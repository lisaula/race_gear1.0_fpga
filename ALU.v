==> flow/design.v <==
`timescale 1ns / 1ps
module ALU(
	input clk,
	input reset,
	input [9:0]enemy_pos_x,
	input [9:0]enemy_pos_y,
	input [9:0]enemy_pos_x2,
	input [9:0]enemy_pos_y2,
	input [9:0]car_pos_x,
	input [9:0]car_pos_y,
	output reg collision
    );
	 always @(posedge clk)
	 begin
		if (!collision)
		begin
			if(car_pos_x >= enemy_pos_x && car_pos_x <= enemy_pos_x+80 && 
				car_pos_y >= enemy_pos_y && car_pos_y <= enemy_pos_y+121)
			begin
				collision = 1;
			end
			else if(enemy_pos_x>=car_pos_x && enemy_pos_x <= car_pos_x+80 &&
					enemy_pos_y >=car_pos_y && enemy_pos_y <=car_pos_y +121)
			begin
				collision = 1;
			end
			else if(car_pos_x >= enemy_pos_x2 && car_pos_x <= enemy_pos_x2+80 && 
				car_pos_y >= enemy_pos_y2 && car_pos_y <= enemy_pos_y2+121)
			begin
				collision = 1;
			end
			else if(enemy_pos_x2>=car_pos_x && enemy_pos_x2 <= car_pos_x+80 &&
					enemy_pos_y2 >=car_pos_y && enemy_pos_y2 <=car_pos_y +121)
			begin
				collision = 1;
			end
			else
			begin
				collision = 0;
			end
		end
		if(reset) begin
			collision = 0;
		end
	 end
endmodule
* Step by step through the tools: ALU *
What the tools print for ALU, step after step.
Line numbers count from 1 in the design file above.
Library cell names are shortened.
Not given: n/a

set-up
  design top = ALU
  clock input = clk
  cell library = sky130hd
  library corner = tt_025C_1v80

* After elaboration *
Source: Yosys, flattened and elaborated, memories not mapped. Widths are those after wreduce; folded enables and synchronous resets count as part of the registers. Registers that Yosys merges into a memory's read port (data or address) are not register bits. Print and check cells do not count. Equal cells are merged and count once.

word-level totals
  cells after elaboration = 40
  input port bits = 62
  register bits = 1
  output and inout port bits = 1

operators by class
  muxes and demuxes = 5
  reductions and logical operators = 12
  $add $sub $neg = 6
  magnitude comparators = 16

operators with widths
  cell                                       count
  greater-or-equal comparator 10 bit         8
  less-or-equal comparator 10 x 11 -> 1 bit  6
  adder 10 x 7 -> 11 bit with constant B     6
  less-or-equal comparator 10 x 32 -> 1 bit  2
  logical AND 1 bit                          12
  two-way mux 1 bit                          5

* Logic depth *
Yosys ltp: most cells in a row. Word level: on the elaborated netlist, between registers, memories and ports. Mapped: between sequential cells and ports; inverters and the memories' decode and read muxes count.

logic depth
  word-level depth = 10
  ABC_AREA = 0
  gate-level depth with buffers = 13
  mapped depth without buffers = 13

* Synthesis result *
Source: synth_stat.txt of the flow (Yosys; design flattened, memories mapped). It holds for the ABC_AREA given above (unset counts as 0); a run with the other value may have another netlist.

synthesis totals
  mapped cells = 428
  buffer cells = 0
  cell area after synthesis = 3319.4 um2
  flip-flop cells = 1
  sequential part of the area = 20.0 um2

cells by type
  cell type  count  total area (um2)
  ha_1       111    1.39E+03
  a21oi_1    39     195.187
  xnor2_1    22     192.685
  inv_1      40     150.144
  xor2_1     13     113.859
  nand2_1    28     105.101
  a21o_1     13     97.594
  nor2_1     26     97.594
  o21ai_0    18     90.086
  nand4_1    14     87.584
  nand3_1    15     75.072
  a2111oi_2  3      45.043
  nand2b_1   6      37.536
  nor3_1     7      35.034
  nor2b_1    5      31.28
  nor4_1     5      31.28
  a211oi_1   4      30.029
  nand3b_1   4      30.029

Other cell types: 35; their cells: 55.

* Path before layout *
Source: OpenSTA report_checks on the synthesized netlist (no wires, ideal clock, input and output delay 20% of the period each), path of least setup slack; recovery checks are left aside. Register names are those of the netlist, which keeps one name where synthesis merged equal registers.

timing after synthesis
  path type = in2reg
  start point = input car_pos_y[5]
  end point = register collision
  library setup time = 0.095 ns
  delay of the path = 2.282 ns
  launch time at the first pin = 0.792 ns
  clock period = 3.96 ns
  stages on the path = 11
  external input delay = 0.792 ns
  arrival time = 2.979 ns
  data required time = 3.865 ns
  buffers on the path = 0
  setup slack = 0.886 ns
  synthesis period reached = 3.074 ns

"delay of the path" = arrival - input delay + setup time.
"stages on the path" counts driving pins, that of a launching flip-flop among them; a cell with two outputs on the path counts twice.
"synthesis period reached" is the clock period less the worst setup slack; recovery checks do not enter. This is arithmetic on one report: input and output delays are still those of the set period (20% each).
Between the ends stands the longest chain of elaborated cells between them, by number of cells; it is not shown to be the way that was timed. Of several equally long chains one is given.
A line is the first line of the expression or statement that the cell stems from. Yosys adds cells for indexed reads and writes and turns some case tables into memories.
A register here has more assigning lines than the two given.

on the way, after synthesis
  cell sequence = nor4_2 > nand2_1 > xnor2_1 > ha_1 > and3_1 > nand3_1 > a21oi_1 > a2111oi_0 > a2111oi_0 > a311o_1 > o311ai_1
  cells in the longest elaborated chain = 8
  elaborated cells on any way between the ends = 22
  classes of those cells = add/sub (1); compare (8); mux (5); reduce/logical (8)

RTL lines, path after synthesis
  what                                       line  text
  from (decl)                                10    input [9:0]car_pos_y,
  adder 10 x 7 -> 11 bit                     33    enemy_pos_y2 >=car_pos_y && enemy_pos_y2 <=car_pos_y +121)
  less-or-equal comparator 10 x 11 -> 1 bit  33
  logical AND 1 bit                          32    else if(enemy_pos_x2>=car_pos_x && enemy_pos_x2 <= car_pos_x+80 &&
  two-way mux 1 bit                          32
  two-way mux 1 bit                          27    else if(car_pos_x >= enemy_pos_x2 && car_pos_x <= enemy_pos_x2+80 &&
  two-way mux 1 bit                          22    else if(enemy_pos_x>=car_pos_x && enemy_pos_x <= car_pos_x+80 &&
  two-way mux 1 bit                          17    if(car_pos_x >= enemy_pos_x && car_pos_x <= enemy_pos_x+80 &&
  two-way mux 1 bit                          15    if (!collision)
  to (assign)                                20    collision = 1;
  to (assign)                                25    collision = 1;
  to (decl)                                  11    output reg collision

* Path in the finished layout *
From the final timing report of stored run 1: the path of least setup slack in the routed layout; clock arrival at registers is part of the times.

timing post-layout
  path type = in2reg
  start point = input car_pos_y[2]
  end point = register collision
  external input delay = 0.40 ns
  launch time at the first pin = 0.40 ns
  setup slack = -0.90 ns
  clock period = 2.01 ns
  data required time = 1.91 ns
  stages on the path = 10
  library setup time = 0.10 ns
  arrival time = 2.81 ns
  buffers on the path = 1

Between the ends stands the longest chain of elaborated cells between them, by number of cells; it is not shown to be the way that was timed. Of several equally long chains one is given.
A register here has more assigning lines than the two given.

on the way, post-layout
  cell sequence = clkdlybuf4s18_2 > a311oi_4 > xnor2_1 > ha_1 > a211oi_2 > o21bai_1 > a2111oi_2 > a2111oi_1 > a311o_1 > o311ai_2
  cells in the longest elaborated chain = 8
  elaborated cells on any way between the ends = 22
  classes of those cells = add/sub (1); compare (8); mux (5); reduce/logical (8)

RTL lines, path post-layout
  what                                       line  text
  from (decl)                                10    input [9:0]car_pos_y,
  adder 10 x 7 -> 11 bit                     33    enemy_pos_y2 >=car_pos_y && enemy_pos_y2 <=car_pos_y +121)
  less-or-equal comparator 10 x 11 -> 1 bit  33
  logical AND 1 bit                          32    else if(enemy_pos_x2>=car_pos_x && enemy_pos_x2 <= car_pos_x+80 &&
  two-way mux 1 bit                          32
  two-way mux 1 bit                          27    else if(car_pos_x >= enemy_pos_x2 && car_pos_x <= enemy_pos_x2+80 &&
  two-way mux 1 bit                          22    else if(enemy_pos_x>=car_pos_x && enemy_pos_x <= car_pos_x+80 &&
  two-way mux 1 bit                          17    if(car_pos_x >= enemy_pos_x && car_pos_x <= enemy_pos_x+80 &&
  two-way mux 1 bit                          15    if (!collision)
  to (assign)                                20    collision = 1;
  to (assign)                                25    collision = 1;
  to (decl)                                  11    output reg collision

Hand-over note for ALU

Record of 2 stored runs of the RTL-to-layout flow on ALU, platform sky130hd. The runs are unordered. Constraints: input delay and output delay 20% of the set period each, output load 0.01 pF.
"period reached" is the run's clock period less its worst setup slack. It is reckoned from that one timing run; input and output delays stay at 20% of the period that was set.
"critical path time": the worst setup path's part of the clock period (all of it between registers, 20% less for each end at a port) less its slack. A launch clock that arrives late makes it longer, a capture clock that arrives late makes it shorter.
"power" is the tool's figure for a default switching activity; nothing was simulated.
Settings: - = not set for that run.

setting or result                             stored run 1  stored run 2
period_ns                                     2.01          3.53
CORE_UTILIZATION                              26            46
PLACE_DENSITY                                 0.62          -
HOLD_SLACK_MARGIN                             0.19          -
CELL_PAD_IN_SITES_GLOBAL_PLACEMENT            3             -
GPL_ROUTABILITY_DRIVEN                        0             1
CTS_CLUSTER_SIZE                              16            64
CTS_CLUSTER_DIAMETER                          379           -
CAP_MARGIN                                    25            20
MIN_ROUTING_LAYER                             met1          met1
MAX_ROUTING_LAYER                             met5          -
CORE_MARGIN                                   2             2
SLEW_MARGIN                                   20            30
SETUP_SLACK_MARGIN                            -             0.36
CORE_ASPECT_RATIO                             -             0.77
CELL_PAD_IN_SITES_DETAIL_PLACEMENT            -             0
synthesis area (um2)                          3319.4        3319.4
full die area (um2)                           13686.7       7917.2
standard-cell area of the final layout (um2)  5599.1        4815.9
final utilization                             0.447         0.682
smallest setup slack (ns)                     -0.897        0.306
summed negative setup slack (ns)              -0.897        0.000
post-route worst hold slack (ns)              0.702         0.676
power (mW)                                    1.451         0.7322
period reached (ns)                           2.907         3.224
critical path time (ns)                       2.51          2.52
worst path kind                               in2reg        in2reg

End of note.
